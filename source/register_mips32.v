==> flow/design.v <==
`timescale 1ns / 1ps
module register_mips32
#(parameter DATA_WIDTH = 32 , parameter ADDR_WIDTH = 5)
(
    input [(ADDR_WIDTH -1):0] Rs_addr , Rt_addr , Rd_addr,
    input [(DATA_WIDTH -1):0] Rd_in,
    input [3:0] Rd_Byte_w_en,
    input clk,
    output [(DATA_WIDTH -1):0] Rs_out , Rt_out
);
    reg [(DATA_WIDTH -1):0] register[(2**ADDR_WIDTH -1):0];
    integer i ;
    initial 
    begin 
        for(i = 0 ; i < 32 ; i = i + 1)
            register[i] = 0;
    end
    always @ (negedge clk)
    begin
        if(Rd_addr != 0)
            begin
                if(Rd_Byte_w_en[3] == 0) register[Rd_addr][31:24] <= Rd_in[31:24]; 
                if(Rd_Byte_w_en[2] == 0) register[Rd_addr][23:16] <= Rd_in[23:16]; 
                if(Rd_Byte_w_en[1] == 0) register[Rd_addr][15:8] <= Rd_in[15:8];
                if(Rd_Byte_w_en[0] == 0) register[Rd_addr][7:0] <= Rd_in[7:0];  
            end       
    end
    assign Rs_out = register[Rs_addr];
    assign Rt_out = register[Rt_addr];
endmodule
# [Step by step through the tools: register_mips32]
# The steps from the RTL of register_mips32 to its reports follow in flow order.
# Line numbers count from 1 in the design file above.
# Operators: Yosys type, input widths -> output width; for muxes data width and select width s.
# Not given: n/a
[design] top="register_mips32" clk_port="clk" cell_library="sky130hd" lib_corner="tt_025C_1v80"

# [Word-level counts]
# Source: Yosys, flattened and elaborated, memories not mapped. Widths are those after wreduce; folded enables and synchronous resets count as part of the registers. Registers that Yosys merges into a memory's read port (data or address) are not register bits. Print and check cells do not count. Equal cells are merged and count once.
# Memory sizes are those after Yosys's memory passes, which may raise the word count (mostly to a power of two), join words into wider ones and drop unused or constant bits.
[bits] regBits=0 ramBits=1024 n_memories=1 in_bits=52 out_inout_bits=64 elab_cells=18
[classes] muxes=16 n_reduce_logical=1
[memory_table] memory="register" words=32 word_bits=32 read_ports=2 wr=1 line=11 text="reg [(DATA_WIDTH -1):0] register[(2**ADDR_WIDTH -1):0];"
[op_table] operator="$mux 32" n=8
[op_table] operator="$mux 1" n=8
[op_table] operator="$reduce_bool 5->1" n=1

# [Longest topological paths]
# Depth = most cells in a row (Yosys ltp): at word level without a register or memory, in the mapped netlist without a sequential cell, where the memories' decode and read muxes count.
[depth] word_depth=2 ABC_AREA=0 ltp_mapped=8 ltp_nobuf=5

# [Netlist]
# Yosys stat after the flow's synthesis: flattened, memories mapped to cells. It holds for the ABC_AREA given above (unset counts as 0); a run with the other value may have another netlist.
# The area totals of this step are shown rounded.
[synth_totals] stdcells=3530 yosys_area_mm2=0.0494 seq_area_mm2=0.0307 ff_cells=1024 buf_cells=267
[by_type] type="sky130_fd_sc_hd__edfxtp_1" n=1024 area_total_um2=3.07E+04
[by_type] type="sky130_fd_sc_hd__mux2i_1" n=1024 area_total_um2=1.02E+04
[by_type] type="sky130_fd_sc_hd__a22oi_1" n=192 area_total_um2=1.44E+03
[by_type] type="sky130_fd_sc_hd__a22o_1" n=128 area_total_um2=1.12E+03
[by_type] type="sky130_fd_sc_hd__a21oi_1" n=192 area_total_um2=960.922
[by_type] type="sky130_fd_sc_hd__nand3_1" n=192 area_total_um2=960.922
[by_type] type="sky130_fd_sc_hd__nand2_1" n=227 area_total_um2=852.067
[by_type] type="sky130_fd_sc_hd__nor2_1" n=128 area_total_um2=480.461
[by_type] type="sky130_fd_sc_hd__buf_4" n=58 area_total_um2=435.418
[by_type] type="sky130_fd_sc_hd__a31oi_1" n=64 area_total_um2=400.384
[by_type] type="sky130_fd_sc_hd__buf_2" n=79 area_total_um2=395.379
[by_type] type="sky130_fd_sc_hd__buf_6" n=34 area_total_um2=382.867
[by_type] type="sky130_fd_sc_hd__nor3_1" n=65 area_total_um2=325.312
[by_type] type="sky130_fd_sc_hd__clkbuf_1" n=81 area_total_um2=304.042
[by_type] type="sky130_fd_sc_hd__buf_8" n=7 area_total_um2=105.101
[by_type] type="sky130_fd_sc_hd__nand2b_1" n=8 area_total_um2=50.048
[by_type] type="sky130_fd_sc_hd__nor2b_1" n=5 area_total_um2=31.28
[by_type] type="sky130_fd_sc_hd__clkbuf_4" n=4 area_total_um2=30.029
# Other cell types: 9; their cells: 18.

Appendix: measured runs

Flow measurements of register_mips32 on sky130hd: 2 stored runs with different settings, listed in no order. Input and output delays are each 20% of the period that was set; the output load is 0.01 pF.
By "power" is meant OpenSTA's value without simulated activity: inputs other than the clock are taken to toggle once in ten clock periods, and the tool carries that through the logic.
Values from the reports are rounded here.
[job 1] settings: period_ns=2.86, CAP_MARGIN=20, CORE_MARGIN=2, CORE_UTILIZATION=40, SLEW_MARGIN=20
[job 1] result: chip area after synthesis (Yosys) 0.0494 mm², die area 0.126 mm², standard-cell area of the final layout 0.0684 mm², utilization 56.0 %, worst setup slack after layout -1450 ps, total negative slack -77400 ps, worst hold slack 2030 ps, power 42.9 mW
[job 2] settings: period_ns=5.2, CORE_UTILIZATION=21, PLACE_DENSITY_LB_ADDON=0.25, CORE_ASPECT_RATIO=0.52, CORE_MARGIN=3, CELL_PAD_IN_SITES_GLOBAL_PLACEMENT=2, ABC_AREA=1, SLEW_MARGIN=5, CAP_MARGIN=20
[job 2] result: chip area after synthesis (Yosys) 0.053 mm², die area 0.259 mm², standard-cell area of the final layout 0.0727 mm², utilization 29.1 %, worst setup slack after layout -518 ps, total negative slack -27700 ps, worst hold slack 2760 ps, power 24.5 mW
